==> flow/design.v <==
package Axi_Bridge_fsm;
  typedef enum logic [2:0] {  
    bridge_IDLE = 3'b000,
    bridge_ADDR_WRITE,
    bridge_DATA_WRITE,
    bridge_WRITE_RESPONSE,
    bridge_WAIT,
    bridge_ADDR_READ,
    bridge_DATA_READ,
    bridge_READ_LAST
  } bridge_fsm;
endpackage
module counter(
    input clk,
    input ce,
    input nrst,
    input [11:0] max_val,
    output logic [11:0] o_data,
    output logic over
);
logic [11:0] coun_val;
always_ff @(posedge clk)
begin
if (!nrst) begin
    coun_val <= 0;
    over <= 1'b0;
end
else if (ce) begin
    coun_val <= coun_val + 1;
    if(coun_val == (max_val - 2)) begin
    over <= 1'b1;
    end
    else over <= 1'b0;
    if(coun_val == (max_val - 1)) begin
    coun_val <= 0;
    end
end
end
always_comb begin
    o_data = coun_val;
end
endmodule
From RTL to reports: counter
The steps from the RTL of counter to its reports follow in flow order.
Lines are those of the file above, counted from 1.
Operators carry their Yosys type and port widths (W data, S select, Z words).
Cell names lack the library's common part.
{"block": "design", "top_module": "counter", "clock": "clk", "library": "sky130hd", "corner": "tt_025C_1v80"}

Word level
Source: Yosys, flattened and elaborated, memories not mapped. Widths are those after wreduce; folded enables and synchronous resets count as part of the registers. Registers that Yosys merges into a memory's read port (data or address) are not register bits. Print and check cells do not count. Equal cells are merged and count once.
{"block": "bits", "reg_bits": 13, "input_bits": 15, "out_inout_bits": 13}
{"block": "op_classes", "addsub": 3, "eq_ne": 2, "mux": 2}
{"block": "ops", "op": "$eq A12 B32 Y1", "n": 2}
{"block": "ops", "op": "$sub A12 B1 Y13 const B", "n": 1}
{"block": "ops", "op": "$sub A12 B2 Y13 const B", "n": 1}
{"block": "ops", "op": "$add A12 B1 Y12 const B", "n": 1}
{"block": "ops", "op": "$mux W12", "n": 1}
{"block": "ops", "op": "$mux W1", "n": 1}

Depth
Yosys ltp: most cells in a row. Word level: on the elaborated netlist, between registers, memories and ports. Mapped: between sequential cells and ports; inverters and the memories' decode and read muxes count.
{"block": "logic_depth", "ltp_word": 3, "ABC_AREA": 0, "mapped_depth": 8, "ltp_nobuf": 8}

Mapped cells and area
The flow's flattened synthesis, as Yosys stat reports it; memories are mapped. The netlist is that of the ABC_AREA named above (0 if unset); the other value can give another one.
{"block": "by_type", "type": "dfxtp_1", "n": 13, "type_area_um2": 260.25}
{"block": "by_type", "type": "xnor2_1", "n": 16, "type_area_um2": 140.134}
{"block": "by_type", "type": "xor2_1", "n": 11, "type_area_um2": 96.342}
{"block": "by_type", "type": "nor2_1", "n": 17, "type_area_um2": 63.811}
{"block": "by_type", "type": "nand2_1", "n": 15, "type_area_um2": 56.304}
{"block": "by_type", "type": "nor4_4", "n": 2, "type_area_um2": 42.541}
{"block": "by_type", "type": "nand3_1", "n": 8, "type_area_um2": 40.038}
{"block": "by_type", "type": "a21boi_0", "n": 5, "type_area_um2": 37.536}
{"block": "by_type", "type": "ha_1", "n": 3, "type_area_um2": 37.536}
{"block": "by_type", "type": "nor2b_1", "n": 5, "type_area_um2": 31.28}
{"block": "by_type", "type": "inv_1", "n": 8, "type_area_um2": 30.029}
{"block": "by_type", "type": "o41ai_4", "n": 1, "type_area_um2": 27.526}
{"block": "by_type", "type": "nand4_1", "n": 4, "type_area_um2": 25.024}
{"block": "by_type", "type": "nor4b_4", "n": 1, "type_area_um2": 23.773}
{"block": "by_type", "type": "clkbuf_1", "n": 6, "type_area_um2": 22.522}
{"block": "by_type", "type": "o211ai_1", "n": 3, "type_area_um2": 22.522}
{"block": "by_type", "type": "a21oi_1", "n": 4, "type_area_um2": 20.019}
{"block": "by_type", "type": "nor3_1", "n": 4, "type_area_um2": 20.019}
Not listed: further types 33, cells in them 44.
{"block": "synth_totals", "cells": 170, "area_um2": 1353.8, "seqArea_um2": 260.2, "ffs": 13, "buffers": 9}

Worst setup path after synthesis
OpenSTA on the mapped netlist: ideal clock, no wires. The path of least setup slack (recovery checks aside). Input and output delay are each 20% of the period. Register names are those of the netlist, which keeps one name where synthesis merged equal registers.
{"block": "synth_path", "path_type": "input-to-reg", "start": "input port max_val[1]", "end": "register coun_val[10]", "tclk_ps": 2920, "input_delay_ps": 584, "setup_time_ps": 135, "t_first_pin_ps": 584, "arrival_ps": 2344, "t_required_ps": 2785, "setup_slack_ps": 442, "path_delay_ps": 1895, "path_stages": 8, "path_buffers": 0, "period_less_setup_slack_ps": 2478}
"path_delay_ps" = arrival - input delay + setup time.
"path_stages" counts driving pins, that of a launching flip-flop among them; a cell with two outputs on the path counts twice.
"period_less_setup_slack_ps" = period - worst setup slack (recovery checks aside). The figure is calculated, with input and output delays left at 20% of the set period.
The rows between start and end are the longest chain of elaborated cells between them; the timing report does not say that the signal goes this way. Where chains are equally long, one stands for them.
A line is the first line of the expression or statement that the cell stems from. Yosys adds cells for indexed reads and writes and turns some case tables into memories.
At most two assigning lines are given for a register; there are more.
{"block": "synth_via", "cell_sequence": "inv_1 > ha_1 > or3b_1 > o31ai_1 > and3b_1 > o2111ai_2 > o41ai_4 > nor2_1", "elab_chain_len": 3, "cone_cells": 3, "lines_between": 1, "classes_between": "add/sub: 1; eq/ne: 1; mux: 1"}
{"block": "synth_lines", "item": "start, declared", "line_no": 17, "rtl": "input [11:0] max_val,"}
{"block": "synth_lines", "item": "$sub A12 B1 Y13", "line_no": 34, "rtl": "if(coun_val == (max_val - 1)) begin"}
{"block": "synth_lines", "item": "$eq A12 B32 Y1", "line_no": 34}
{"block": "synth_lines", "item": "$mux W12", "line_no": 34}
{"block": "synth_lines", "item": "end, assigned", "line_no": 29, "rtl": "coun_val <= coun_val + 1;"}
{"block": "synth_lines", "item": "end, assigned", "line_no": 35, "rtl": "coun_val <= 0;"}
{"block": "synth_lines", "item": "end, declared", "line_no": 21, "rtl": "logic [11:0] coun_val;"}

Worst path after layout
From the final timing report of job 2: the path of least setup slack in the routed layout; clock arrival at registers is part of the times.
The path's times are printed in steps of 10 ps; the period is the one set.
{"block": "layout_path", "path_type": "input-to-reg", "start": "input port max_val[0]", "end": "register coun_val[11]", "tclk_ps": 3960, "input_delay_ps": 790, "setup_time_ps": 130, "t_first_pin_ps": 790, "arrival_ps": 3390, "t_required_ps": 4100, "setup_slack_ps": 710, "path_stages": 9, "path_buffers": 1}
The rows between start and end are the longest chain of elaborated cells between them; the timing report does not say that the signal goes this way. Where chains are equally long, one stands for them.
At most two assigning lines are given for a register; there are more.
{"block": "layout_via", "cell_sequence": "clkdlybuf4s50_1 > inv_1 > ha_1 > nor3b_2 > o211ai_1 > a21boi_0 > o2111ai_2 > o41ai_4 > nor2_1", "elab_chain_len": 3, "cone_cells": 3, "lines_between": 1, "classes_between": "add/sub: 1; eq/ne: 1; mux: 1"}
{"block": "layout_lines", "item": "start, declared", "line_no": 17, "rtl": "input [11:0] max_val,"}
{"block": "layout_lines", "item": "$sub A12 B1 Y13", "line_no": 34, "rtl": "if(coun_val == (max_val - 1)) begin"}
{"block": "layout_lines", "item": "$eq A12 B32 Y1", "line_no": 34}
{"block": "layout_lines", "item": "$mux W12", "line_no": 34}
{"block": "layout_lines", "item": "end, assigned", "line_no": 29, "rtl": "coun_val <= coun_val + 1;"}
{"block": "layout_lines", "item": "end, assigned", "line_no": 35, "rtl": "coun_val <= 0;"}
{"block": "layout_lines", "item": "end, declared", "line_no": 21, "rtl": "logic [11:0] coun_val;"}

--- measured runs ---
Settings and measured results of 2 stored flow runs for module counter (sky130hd), not sorted in any way. The constraints put input and output delay at 20% of the set period each and load the outputs with 0.01 pF.
"timing.achieved_period_ps" = clock period - worst setup slack. The figure is calculated, with input and output delays left at 20% of the set period.
"worst_path_time_ps" means the part of the period allowed to the worst setup path (the constraints hold back 20% at inputs and 20% at outputs) less its slack; where the path has registers, the arrival times of their clocks count too.
"final_power_w" is the tool's figure for a default switching activity; nothing was simulated.
"worst_path_time_ps" is given in steps of 10 ps.

{"run": "job 1", "settings": { "period_ns": 2.98, "CORE_UTILIZATION": 61, "PLACE_DENSITY_LB_ADDON": 0.01, "CELL_PAD_IN_SITES_GLOBAL_PLACEMENT": 1, "CELL_PAD_IN_SITES_DETAIL_PLACEMENT": 2, "TNS_END_PERCENT": 70, "ABC_AREA": 1, "GPL_ROUTABILITY_DRIVEN": 1, "CTS_CLUSTER_SIZE": 47, "CTS_CLUSTER_DIAMETER": 134, "CAP_MARGIN": 5, "CORE_MARGIN": 2, "SLEW_MARGIN": 20 }, "outcome": "no final report: placement broke off with FLW-0024"}
{"run": "job 2", "settings": { "period_ns": 3.96, "CAP_MARGIN": 20, "CORE_MARGIN": 2, "CORE_UTILIZATION": 40, "SLEW_MARGIN": 20 }, "results": { "post_synth_area_um2": 1353.8, "final_die_area_um2": 3865.7, "finish.stdcell_area_um2": 1669.1, "fin_util_frac": 0.508, "timing.setup.ws_ps": 710, "total_negative_slack_ps": 0, "hold_ws_ps": 553, "final_power_w": 0.0003018, "timing.achieved_period_ps": 3250, "worst_path_time_ps": 2460, "worst_path_kind": "input-to-reg" }}
--- end ---
